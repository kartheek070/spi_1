==> flow/design.v <==
module spi_master (
    input        clk, rst, start,
    input  [7:0] tx_data,
    output reg [7:0] rx_data,
    output reg       busy,
    output reg       MOSI,
    input            MISO,
    output reg       SCLK,
    output reg       CS
);
reg [7:0] sh_tx;
reg [2:0] bit_cnt;
reg phase;    
always @(posedge clk or posedge rst) begin
    if (rst) begin
        CS <= 1; SCLK <= 0; MOSI <= 0; busy <= 0;
        rx_data <= 0; bit_cnt <= 0; phase <= 0;
    end else begin
        if (!busy) begin
            if (start) begin
                CS <= 0;
                sh_tx <= tx_data;
                MOSI <= tx_data[7];    
                bit_cnt <= 3'd7;
                SCLK <= 0;
                phase <= 0;
                busy <= 1;
                rx_data <= 0;
            end
        end else begin
            if (phase == 0) begin
                MOSI <= sh_tx[bit_cnt];
                SCLK <= 1;
                phase <= 1;
            end else begin
                rx_data[bit_cnt] <= MISO;
                SCLK <= 0;
                phase <= 0;
                if (bit_cnt == 0) begin
                    CS <= 1;
                    busy <= 0;
                end else begin
                    bit_cnt <= bit_cnt - 1;
                end
            end
        end
    end
end
endmodule
From RTL to reports: spi_master
Tool output for the design above, in the order of the flow.
Line numbers count from 1 in the design file above.
Cell names lack the library's common part.
{ "inputs": {"top_module": "spi_master", "clk_port": "clk", "lib": "sky130hd", "pvt_corner": "tt_025C_1v80"} }

Word-level counts
Source: Yosys, flattened and elaborated, memories not mapped. Widths are those after wreduce. Registers that Yosys merges into a memory's read port (data or address) are not register bits. Print and check cells do not count. Equal cells are merged and count once.
{ "op_classes": {"n_addsub": 2, "equal": 4, "n_shift": 3, "n_mux": 20, "n_logic": 5, "n_reduce_logical": 7} }
{ "ops": {"columns": ["op", "n"], "rows": [
  ["2-to-1 mux 8 bit", 3],
  ["2-to-1 mux 1 bit", 13],
  ["2-to-1 mux 3 bit", 4],
  ["AND reduction 3 bit", 3],
  ["variable shift 1 x 4 -> 8 bit", 1],
  ["variable shift 1 x 4 -> 8 bit (first input constant)", 1],
  ["variable part select 8 x 3 -> 1 bit", 1],
  ["bitwise AND 8 bit", 1],
  ["OR 8 bit", 1],
  ["NOT 8 bit", 1],
  ["!= test 2 x 1 -> 1 bit (second input constant)", 2],
  ["!= test 2 bit (second input constant)", 2],
  ["AND reduction 2 bit", 2],
  ["negator 3 -> 4 bit", 1],
  ["subtractor 3 x 1 -> 3 bit (second input constant)", 1],
  ["logical NOT 3 bit", 1],
  ["NOT 1 bit", 2],
  ["nonzero test 2 bit", 1]
]} }
{ "word_totals": {"regBits": 23, "in_bits": 12, "out_inout_bits": 12, "word_cells": 48} }

Longest topological paths
Yosys ltp: most cells in a row. Word level: on the elaborated netlist, between registers, memories and ports. Mapped: between sequential cells and ports; inverters and the memories' decode and read muxes count.
{ "logic_depth": {"depth_word": 7, "abc_area": 0, "ltp_mapped": 8, "depth_no_buf": 7} }

Synthesis result
The flow's flattened synthesis, as Yosys stat reports it; memories are mapped. The netlist is that of the ABC_AREA named above (0 if unset); the other value can give another one.
The area totals of this step are shown rounded.
{ "mapped": {"cell_count": 100, "mapped_area_um2": 1084, "seqArea_um2": 616.8, "flip_flops": 23, "buffers": 4} }
{ "by_type": {"columns": ["type", "n", "area_total_um2"], "rows": [
  ["dfrtp_1", 14, 350.336],
  ["edfxtp_1", 8, 240.23],
  ["ha_1", 4, 50.048],
  ["a21oi_1", 8, 40.038],
  ["mux2i_1", 4, 40.038],
  ["nand3_1", 8, 40.038],
  ["nor2_1", 10, 37.536],
  ["nand2_1", 9, 33.782],
  ["inv_1", 8, 30.029],
  ["o211ai_1", 4, 30.029],
  ["dfstp_2", 1, 26.275],
  ["mux4_2", 1, 22.522],
  ["nand2b_1", 3, 18.768],
  ["nor4b_2", 1, 15.014],
  ["o21ai_0", 3, 15.014],
  ["o22ai_1", 2, 12.512],
  ["buf_6", 1, 11.261],
  ["or4_4", 1, 11.261]
]} }
Not listed: further types 9, cells in them 10.

Path before layout
Path of least setup slack by OpenSTA after synthesis, without wires, with an ideal clock, recovery checks aside; 20% of the period is set as input and as output delay. Where synthesis merged equal registers, the netlist keeps one of their names.
{ "synth_path": {"kind": "reg-to-reg", "from": "register bit_cnt[0]", "to": "register rx_data[2]", "tclk_ns": 2.77, "setup_time_ns": 0.122, "launch_ns": 0.000, "arrival_ns": 1.846, "required_ns": 2.648, "slack_ns": 0.801, "delay_ns": 1.968, "path_stages": 8, "path_buffers": 1, "period_less_setup_slack_ns": 1.969} }
"delay_ns" is the arrival time less input delay plus setup time.
"path_stages" counts driving pins, that of a launching flip-flop among them; a cell with two outputs on the path counts twice.
"period_less_setup_slack_ns" is the clock period less the worst setup slack; recovery checks do not enter. This is arithmetic on one report: input and output delays are still those of the set period (20% each).
Between the ends stands the longest chain of elaborated cells between them, by number of cells; it is not shown to be the way that was timed. Of several equally long chains one is given.
A line is the first line of the expression or statement that the cell stems from. Yosys adds cells for indexed reads and writes and turns some case tables into memories.
A register here has more assigning lines than the two given.
{ "synth_via": {"path_cell_list": "dfrtp_1 > buf_6 > inv_1 > ha_1 > ha_1 > inv_2 > or4_4 > mux2i_1", "elab_chain_cells": 7, "cone_cells": 8, "lines_between": 3, "cone_classes": "1 x add/sub; 2 x shift; 2 x mux; 3 x logic"} }
{ "synth_rtl": {"columns": ["item", "line", "rtl"], "rows": [
  ["start: declaration", 12, "reg [2:0] bit_cnt;"],
  ["start: assignment", 17, "rx_data <= 0; bit_cnt <= 0; phase <= 0;"],
  ["start: assignment", 43, "bit_cnt <= bit_cnt - 1;"],
  ["negator 3 -> 4 bit", 36, "rx_data[bit_cnt] <= MISO;"],
  ["variable shift 1 x 4 -> 8 bit", 36, null],
  ["NOT 8 bit", 36, null],
  ["bitwise AND 8 bit", 36, null],
  ["OR 8 bit", 36, null],
  ["2-to-1 mux 8 bit", 31, "if (phase == 0) begin"],
  ["2-to-1 mux 8 bit", 19, "if (!busy) begin"],
  ["end: assignment", 17, null],
  ["end: assignment", 28, "rx_data <= 0;"],
  ["end: declaration", 4, "output reg [7:0] rx_data,"]
]} }

Timing after layout
Path of least setup slack in the final report of record 1 (OpenROAD, finished layout, wires in). Where an end is a register, its clock arrival counts in the times.
{ "layout_path": {"kind": "reg-to-reg", "from": "register bit_cnt[0]", "to": "register rx_data[6]", "tclk_ns": 1.62, "setup_time_ns": 0.10, "launch_ns": 0.26, "arrival_ns": 1.76, "required_ns": 1.78, "slack_ns": 0.01, "path_stages": 7, "path_buffers": 0} }
Between the ends stands the longest chain of elaborated cells between them, by number of cells; it is not shown to be the way that was timed. Of several equally long chains one is given.
A register here has more assigning lines than the two given.
{ "layout_via": {"path_cell_list": "dfrtp_1 > inv_4 > ha_4 > nand3_2 > or4_4 > nand3_2 > o21ai_1", "elab_chain_cells": 7, "cone_cells": 8, "lines_between": 3, "cone_classes": "1 x add/sub; 2 x shift; 2 x mux; 3 x logic"} }
{ "layout_rtl": {"columns": ["item", "line", "rtl"], "rows": [
  ["start: declaration", 12, "reg [2:0] bit_cnt;"],
  ["start: assignment", 17, "rx_data <= 0; bit_cnt <= 0; phase <= 0;"],
  ["start: assignment", 43, "bit_cnt <= bit_cnt - 1;"],
  ["negator 3 -> 4 bit", 36, "rx_data[bit_cnt] <= MISO;"],
  ["variable shift 1 x 4 -> 8 bit", 36, null],
  ["NOT 8 bit", 36, null],
  ["bitwise AND 8 bit", 36, null],
  ["OR 8 bit", 36, null],
  ["2-to-1 mux 8 bit", 31, "if (phase == 0) begin"],
  ["2-to-1 mux 8 bit", 19, "if (!busy) begin"],
  ["end: assignment", 17, null],
  ["end: assignment", 28, "rx_data <= 0;"],
  ["end: declaration", 4, "output reg [7:0] rx_data,"]
]} }

Data sheet: physical implementation of spi_master

Measured data: module spi_master, platform sky130hd, 2 stored runs of the flow under differing settings, order arbitrary. Input and output delays are each 20% of the period that was set; the output load is 0.01 pF.
"timing.achieved_period_ns" is the run's clock period less its worst setup slack. It is reckoned from that one timing run; input and output delays stay at 20% of the period that was set.
By "worst_path_ns" is meant the share of the clock period that the worst setup path is allowed (20% is reserved at inputs, 20% at outputs), minus its slack. Clock arrival times at its registers enter into it.
"design_power_w" rests on the timing tool's default activity at the inputs, not on a simulated workload.
The measured numbers are rounded.

Record 1
==> flow/run.sh <==
#!/bin/bash
# the make line also repeats the synthesis and layout settings of config.mk as NAME=value (left out here)
make -C /OpenROAD-flow-scripts/flow DESIGN_CONFIG=/design/flow/config.mk WORK_HOME=/design/flow/orfs CLKGATE_MAP_FILE= finish
==> flow/config.mk <==
export PLATFORM = sky130hd
export DESIGN_NAME = spi_master
export DESIGN_NICKNAME = spi_master
export VERILOG_FILES = /design/flow/design.v
export SDC_FILE = /design/flow/constraint.sdc
export NUM_CORES = 4
export LEC_CHECK = 0
export CAP_MARGIN = 20
export CORE_MARGIN = 2
export CORE_UTILIZATION = 29
export CTS_CLUSTER_DIAMETER = 247
export CTS_CLUSTER_SIZE = 91
export HOLD_SLACK_MARGIN = 0.26
export MAX_ROUTING_LAYER = met4
export PLACE_DENSITY_LB_ADDON = 0.21
export SETUP_SLACK_MARGIN = -0.03
export SLEW_MARGIN = 40
==> flow/constraint.sdc <==
create_clock -name core_clock -period 1.62 [get_ports {clk}]
set_input_delay 0.3240 -clock core_clock [delete_from_list [all_inputs] [get_ports {clk}]]
set_output_delay 0.3240 -clock core_clock [all_outputs]
set_load 0.01 [all_outputs]

==> results of record 1, as JSON <==
{
  "synth_chip_area_um2": 1084,
  "die_area_um2": 4241,
  "cell_area_final_um2": 1531,
  "post_route_util_pct": 42.1,
  "fin_ws_ns": 0.015,
  "total_negative_slack_ns": 0.000,
  "design_power_w": 0.002687,
  "timing.achieved_period_ns": 1.605,
  "worst_path_ns": 1.61,
  "worst_path_kind": "reg-to-reg"
}

Record 2
==> flow/run.sh <==
#!/bin/bash
# the make line also repeats the synthesis and layout settings of config.mk as NAME=value (left out here)
make -C /OpenROAD-flow-scripts/flow DESIGN_CONFIG=/design/flow/config.mk WORK_HOME=/design/flow/orfs CLKGATE_MAP_FILE= finish
==> flow/config.mk <==
export PLATFORM = sky130hd
export DESIGN_NAME = spi_master
export DESIGN_NICKNAME = spi_master
export VERILOG_FILES = /design/flow/design.v
export SDC_FILE = /design/flow/constraint.sdc
export NUM_CORES = 4
export LEC_CHECK = 0
export CAP_MARGIN = 20
export CORE_MARGIN = 2
export CORE_UTILIZATION = 35
export SLEW_MARGIN = 20
==> flow/constraint.sdc <==
create_clock -name core_clock -period 2.35 [get_ports {clk}]
set_input_delay 0.4700 -clock core_clock [delete_from_list [all_inputs] [get_ports {clk}]]
set_output_delay 0.4700 -clock core_clock [all_outputs]
set_load 0.01 [all_outputs]

==> results of record 2, as JSON <==
{
  "synth_chip_area_um2": 1084,
  "die_area_um2": 3557,
  "cell_area_final_um2": 1386,
  "post_route_util_pct": 46.2,
  "fin_ws_ns": 0.369,
  "total_negative_slack_ns": 0.000,
  "design_power_w": 0.001585,
  "timing.achieved_period_ns": 1.981,
  "worst_path_ns": 1.98,
  "worst_path_kind": "reg-to-reg"
}
